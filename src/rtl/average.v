==> flow/design.v <==
`timescale 1ns/1ps
module average #(
    parameter NOF_BITS = 32,
    parameter WIDTH = 32
) (
    input  wire                     clk,
    input  wire                     rst_n,
    input  wire                     start,
    input  wire                     data_first,
    input  wire                     data_last,
    input  wire [NOF_BITS-1:0]      data_in,
    output wire [NOF_BITS:0]        data_out,
    output reg                      busy,
    output reg                      TO,
    output reg                      done
);
    typedef enum logic [1:0] { S_IDLE = 2'b00, S_WAIT = 2'b01, S_BUSY = 2'b10 } state_e;
    state_e state, next_state;
    reg [3:0] timeout_cnt;
    reg [NOF_BITS:0] elem_cnt;
    wire [NOF_BITS:0] sum_out;
    wire              sum_done;
    wire              sum_busy;
    wire              div_done;
    wire              div_valid;
    wire              div_dbz;
    Sum_mod #(.NOF_BITS(NOF_BITS)) u_sum (
        .clk(clk),
        .rst_n(rst_n),
        .data_first(data_first),
        .data_last(data_last),
        .data_in(data_in),
        .data_out(sum_out),
        .busy(sum_busy),
        .done(sum_done)
    );
    divu_int #(.WIDTH(NOF_BITS+1)) u_div (
        .clk(clk),
        .rst_n(rst_n),
        .start(sum_done),
        .busy(),
        .done(div_done),
        .valid(div_valid),
        .dbz(div_dbz),
        .a(sum_out),
        .b(elem_cnt),
        .val(data_out),
        .rem()
    );
    always @(*) begin
        next_state = state;
        case (state)
            S_IDLE: begin
                if (start) next_state = S_WAIT;
            end
            S_WAIT: begin
                if (timeout_cnt == 4'd10) next_state = S_IDLE;  
                else if (data_first) next_state = S_BUSY;      
            end
            S_BUSY: begin
                if (div_done) next_state = S_IDLE;  
            end
            default: next_state = S_IDLE;
        endcase
    end
    always @(posedge clk or negedge rst_n) begin
        if (!rst_n) begin
            timeout_cnt <= 4'd0;
        end else begin
            if (state == S_WAIT) begin
                if (data_first) timeout_cnt <= 4'd0;  
                else if (timeout_cnt < 4'd10) timeout_cnt <= timeout_cnt + 1'b1;
            end else begin
                timeout_cnt <= 4'd0;
            end
        end
    end
    always @(posedge clk or negedge rst_n) begin
        if (!rst_n) begin
            elem_cnt <= {(NOF_BITS+1){1'b0}};
        end else begin
            if (state == S_WAIT && data_first) begin
                elem_cnt <= {{NOF_BITS{1'b0}}, 1'b1};
            end else if (state == S_BUSY) begin
                if (!sum_done && sum_busy) begin
                    elem_cnt <= elem_cnt + 1'b1;
                end
            end else begin
                elem_cnt <= {(NOF_BITS+1){1'b0}};
            end
        end
    end
    reg TO_reg;
    reg done_reg;
    always @(posedge clk or negedge rst_n) begin
        if (!rst_n) begin
            state   <= S_IDLE;
            busy    <= 1'b0;
            TO_reg  <= 1'b0;
            done_reg<= 1'b0;
        end else begin
            state <= next_state;
            busy <= (next_state == S_BUSY) || (state == S_BUSY);
            if (state == S_WAIT && timeout_cnt == 4'd10)
                TO_reg <= 1'b1;
            else
                TO_reg <= 1'b0;
            if (div_done && div_valid && !div_dbz)
                done_reg <= 1'b1;
            else
                done_reg <= 1'b0;
        end
    end
    always @(posedge clk or negedge rst_n) begin
        if (!rst_n) begin
            TO   <= 1'b0;
            done <= 1'b0;
        end else begin
            TO   <= TO_reg;
            done <= done_reg;
        end
    end
endmodule
module divu_int #(parameter WIDTH=5) (  
    input wire clk,               
    input wire rst_n,               
    input wire start,             
    output reg    busy,              
    output reg    done,              
    output reg    valid,             
    output reg    dbz,               
    input wire [WIDTH-1:0] a,     
    input wire [WIDTH-1:0] b,     
    output     reg [WIDTH-1:0] val,   
    output     reg [WIDTH-1:0] rem    
    );
    reg [WIDTH-1:0] b1;              
    reg [WIDTH-1:0] quo, quo_next;   
    reg [WIDTH:0] acc, acc_next;     
    reg [$clog2(WIDTH)-1:0] i;       
    always_comb begin
        if (acc >= {1'b0, b1}) begin
            acc_next = acc - b1;
            {acc_next, quo_next} = {acc_next[WIDTH-1:0], quo, 1'b1};   
        end else begin
            {acc_next, quo_next} = {acc, quo} << 1;
        end
    end
    always @(posedge clk or negedge rst_n) begin
        if (!rst_n) begin
            busy <= 0;
            done <= 0;
            valid <= 0;
            dbz <= 0;
            val <= 0;
            rem <= 0;
        end else begin
            done <= 0;
            if (start) begin
                valid <= 0;
                i <= 0;
                if (b == 0) begin   
                    busy <= 0;
                    done <= 1;
                    dbz <= 1;
                end else begin
                    busy <= 1;
                    dbz <= 0;
                    b1 <= b;
                    {acc, quo} <= {{WIDTH{1'b0}}, a, 1'b0};   
                end
            end else if (busy) begin
                if (i == WIDTH-1) begin   
                    busy <= 0;
                    done <= 1;
                    valid <= 1;
                    val <= quo_next;
                    rem <= acc_next[WIDTH:1];   
                end else begin   
                    i <= i + 1;
                    acc <= acc_next;
                    quo <= quo_next;
                end
            end
        end
    end
endmodule
`timescale 1ns/1ps
module Sum_mod #(
    parameter NOF_BITS = 32
) (
    input wire clk,
    input wire rst_n,
    input wire data_first,
    input wire data_last,
    input wire [NOF_BITS-1:0] data_in,
    output reg [NOF_BITS:0] data_out,
    output reg busy,    
    output reg done     
);
    reg [NOF_BITS:0] current_total;
    reg [NOF_BITS:0] current_total_next;
    reg [NOF_BITS:0] out_val_next;
    reg busy_flag_next;
    reg done_flag_next;
    always @(posedge clk or negedge rst_n) begin
        if (!rst_n) begin
            busy          <= 1'b0;
            done          <= 1'b0;
            current_total <= {(NOF_BITS+1){1'b0}};
            data_out      <= {(NOF_BITS+1){1'b0}};
        end else begin
            busy          <= busy_flag_next;
            done          <= done_flag_next;
            current_total <= current_total_next;
            data_out      <= out_val_next;
        end
    end
    always @(*) begin
        busy_flag_next = busy; 
        if (data_last) begin
            busy_flag_next = 1'b0;
        end else if (data_first) begin
            busy_flag_next = 1'b1;
        end
    end
    always @(*) begin
        current_total_next = current_total;
        if (data_first) begin
            current_total_next = {1'b0, data_in};
        end else if (busy && !data_last) begin
            current_total_next = current_total + {1'b0, data_in};
        end
    end
    always @(*) begin
        out_val_next = data_out;
        done_flag_next = 1'b0;
        if (data_last) begin
            done_flag_next = 1'b1;  
            if (data_first) begin
                out_val_next = {1'b0, data_in};
            end else begin
                out_val_next = current_total + {1'b0, data_in};
            end
        end
    end
endmodule
# From RTL to reports: average
# The steps from the RTL of average to its reports follow in flow order.
# Lines are those of the file above, counted from 1.
# Library cell names are shortened.
# A cell with - has no value.
[setup]
top = "average"
clk_port = "clk"
library = "sky130hd"
lib_corner = "tt_025C_1v80"

# Elaborated design
# Source: Yosys, flattened and elaborated, memories not mapped. Widths are those after wreduce. Registers that Yosys merges into a memory's read port (data or address) are not register bits. Print and check cells do not count. Equal cells are merged and count once.
[op_classes]
n_addsub = 5
compare = 2
equal = 9
muxes = 41
bitwise = 2
n_reduce_logical = 21
[ops]
columns = ["op", "n"]
rows = [
  ["2-to-1 mux 33 bit", 10],
  ["2-to-1 mux 34 bit", 4],
  ["2-to-1 mux 67 bit", 1],
  [">= comparator 34 x 33 -> 1 bit", 1],
  ["adder 33 x 1 -> 33 bit with constant B", 1],
  ["adder 33 x 32 -> 33 bit", 1],
  ["subtractor 33 bit", 1],
  ["logical NOT 33 bit", 1],
  ["2-to-1 mux 1 bit", 16],
  ["2-to-1 mux 6 bit", 2],
  ["2-to-1 mux 4 bit", 3],
  ["AND reduction 3 bit", 3],
  ["nonzero test 2 bit", 4],
  ["2-to-1 mux 2 bit", 4],
  ["logical AND 1 bit", 6],
  ["!= test 3 bit with constant B", 2],
  ["adder 6 x 1 -> 6 bit with constant B", 1],
  ["equality test 6 bit with constant B", 1],
  ["case mux 2 bit (select 3 bit)", 1],
  ["equality test 2 bit with constant B", 2],
  ["!= test 2 bit with constant B", 2],
  ["adder 4 x 1 -> 4 bit with constant B", 1],
  ["less-than comparator 4 bit with constant B", 1],
  ["equality test 4 bit with constant B", 1],
  ["AND reduction 4 bit", 1],
  ["logical NOT 1 bit", 3],
  ["inverter 1 bit", 2],
  ["equality test 2 x 1 -> 1 bit with constant B", 1],
]
# Other operator kinds: 3; their cells: 3.
[bits]
reg_bits = 255
inputBits = 37
out_inout_bits = 36
word_cells = 101

# Depth
# Longest topological path by Yosys (ltp), each cell counted once; first at word level (registers and memories cut), then after technology mapping (sequential cells cut; the memories' decode and read muxes count).
[depth]
word_depth = 5
abc_area = 0
depth_mapped = 15
ltp_nobuf = 13

# Mapped cells and area
# Source: synth_stat.txt of the flow (Yosys; design flattened, memories mapped). It holds for the ABC_AREA given above (unset counts as 0); a run with the other value may have another netlist.
[mapped]
mapped_cells = 1388
area_mm2 = 0.0143613
sequential_area_mm2 = 0.0069379
flip_flops = 256
n_buf = 64
[by_type]
columns = ["cell", "n", "type_area_um2"]
rows = [
  ["dfrtp_1", 149, 3.73E+03],
  ["edfxtp_1", 106, 3.18E+03],
  ["ha_1", 71, 888.352],
  ["mux2_2", 70, 788.256],
  ["nor2_1", 152, 570.547],
  ["a21oi_1", 108, 540.518],
  ["xnor2_1", 45, 394.128],
  ["xor2_1", 43, 376.611],
  ["mux2i_1", 36, 360.346],
  ["nand2_1", 92, 345.331],
  ["o21ai_0", 69, 345.331],
  ["a21o_1", 37, 277.766],
  ["inv_1", 63, 236.477],
  ["clkbuf_1", 42, 157.651],
  ["nand3_1", 29, 145.139],
  ["a31oi_1", 21, 131.376],
  ["nand2b_1", 19, 118.864],
  ["nand4_1", 19, 118.864],
]
# Other cell types: 60; their cells: 217.
# By module: a second synthesis without flattening, with its own total; a netlist apart from the flattened one above.
[unflattened]
hier_cells = 1580
area_unflattened_mm2 = 0.0159941
# Rows give one instance, submodules left out.
[by_module]
columns = ["module", "instances", "cells", "area_mm2", "mod_seq_area_mm2"]
rows = [
  ["divu_int (WIDTH=33)", 1, 767, 0.008866, 0.0049347],
  ["Sum_mod (NOF_BITS=32)", 1, 574, 0.0048259, 0.0017016],
  ["average", 1, 239, 0.0023022, 0.0011273],
]

# Path before layout
# Source: OpenSTA report_checks on the synthesized netlist (no wires, ideal clock, input and output delay 20% of the period each), path of least setup slack; recovery checks are left aside. Register names are those of the netlist, which keeps one name where synthesis merged equal registers.
[synth_timing]
kind = "input to register"
from = "in rst_n"
to = "reg u_div.acc[0]"
clock_period_ns = 4.78
in_delay_ns = 0.956
setup_time_ns = 0.432
launch_ns = 0.956
arrival_time_ns = 2.982
t_required_ns = 4.348
path_slack_ns = 1.365
path_delay_ns = 2.458
path_stages = 2
n_path_buf = 0
synth_period_reached_ns = 3.415
# "path_delay_ns" is the arrival time less input delay plus setup time.
# "path_stages" counts driving pins, that of a launching flip-flop among them; a cell with two outputs on the path counts twice.
# "synth_period_reached_ns" = period - worst setup slack (recovery checks aside). The figure is calculated, with input and output delays left at 20% of the set period.
# The rows between start and end are the longest chain of elaborated cells between them; the timing report does not say that the signal goes this way. Where chains are equally long, one stands for them.
# A line is the first line of the expression or statement that the cell stems from. Yosys adds cells for indexed reads and writes and turns some case tables into memories.
[synth_between]
cell_sequence = "nor2b_1 and2_1"
elab_chain_len = 1
cone_cells = 1
lines_between = 0
cone_classes = "1 x reduce/logical"
[synth_rtl]
columns = ["item", "line", "rtl"]
rows = [
  ["start: declaration", 7, "input  wire                     rst_n,"],
  ["AND reduction 4 bit", "-", ""],
  ["end: assignment", 181, "acc <= acc_next;"],
  ["end: declaration", 139, "reg [WIDTH:0] acc, acc_next;"],
]

# Timing after layout
# Path of least setup slack in the final report of run 2 (OpenROAD, finished layout, wires in). Where an end is a register, its clock arrival counts in the times.
[layout_timing]
kind = "register to register"
from = "reg u_div.acc[0]"
to = "reg u_div.acc[9]"
clock_period_ns = 2.09
setup_time_ns = 0.26
launch_ns = 0.59
arrival_time_ns = 3.54
t_required_ns = 2.40
path_slack_ns = -1.15
path_stages = 15
n_path_buf = 1
# The rows between start and end are the longest chain of elaborated cells between them; the timing report does not say that the signal goes this way. Where chains are equally long, one stands for them.
[layout_between]
cell_sequence = "edfxtp_1 inv_2 ha_4 inv_2 fa_2 a21o_4 a211oi_4 o211ai_1 and2_4 a211o_1 o221ai_4 a21oi_4 buf_12 mux2i_1 nor2_1"
elab_chain_len = 5
cone_cells = 6
lines_between = 5
cone_classes = "1 x add/sub; 1 x compare; 4 x mux"
[layout_rtl]
columns = ["item", "line", "rtl"]
rows = [
  ["start: declaration", 139, "reg [WIDTH:0] acc, acc_next;"],
  ["start: assignment", 181, "acc <= acc_next;"],
  ["subtractor 33 bit", 143, "acc_next = acc - b1;"],
  ["2-to-1 mux 67 bit", 142, "if (acc >= {1'b0, b1}) begin"],
  ["2-to-1 mux 34 bit", 173, "if (i == WIDTH-1) begin"],
  ["2-to-1 mux 34 bit", 172, "end else if (busy) begin"],
  ["2-to-1 mux 34 bit", 159, "if (start) begin"],
  ["end: assignment", 181, ""],
  ["end: declaration", 139, ""],
]

# Design average on sky130hd. What follows are 2 stored runs of the flow, each under its own settings; their order means nothing. The constraints put input and output delay at 20% of the set period each and load the outputs with 0.01 pF.
# "worst_path_time_ns": the worst setup path's part of the clock period (all of it between registers, 20% less for each end at a port) less its slack. A launch clock that arrives late makes it longer, a capture clock that arrives late makes it shorter.
# "design_power_uw" rests on the timing tool's default activity at the inputs, not on a simulated workload.

[[run]]
name = "run 1"
[run.settings]
period_ns = 4.59
CORE_UTILIZATION = 69
SETUP_SLACK_MARGIN = 1.12
PLACE_DENSITY_LB_ADDON = 0.14
HOLD_SLACK_MARGIN = -0.06
CORE_ASPECT_RATIO = 0.51
CORE_MARGIN = 4
CELL_PAD_IN_SITES_GLOBAL_PLACEMENT = 1
GPL_TIMING_DRIVEN = 0
CAP_MARGIN = 10
MIN_ROUTING_LAYER = "met2"
SLEW_MARGIN = 20
[run.results]
outcome = "no results, placement failed with FLW-0024"

[[run]]
name = "run 2"
[run.settings]
period_ns = 2.09
CORE_UTILIZATION = 15
SETUP_SLACK_MARGIN = 0.04
PLACE_DENSITY = 0.6
HOLD_SLACK_MARGIN = -0.02
CORE_ASPECT_RATIO = 0.71
CELL_PAD_IN_SITES_GLOBAL_PLACEMENT = 0
CELL_PAD_IN_SITES_DETAIL_PLACEMENT = 1
GPL_TIMING_DRIVEN = 1
GPL_ROUTABILITY_DRIVEN = 0
MIN_ROUTING_LAYER = "met2"
CAP_MARGIN = 20
CORE_MARGIN = 2
SLEW_MARGIN = 20
[run.results]
utilization_pct = 22.8
final_die_area_mm2 = 0.0982699
worst_path_time_ns = 3.24
critical_path_type = "register to register"
design_power_uw = 19264
fin_ws_ns = -1.146
synthesis_area_mm2 = 0.0143613
layout_stdcell_area_mm2 = 0.0216207
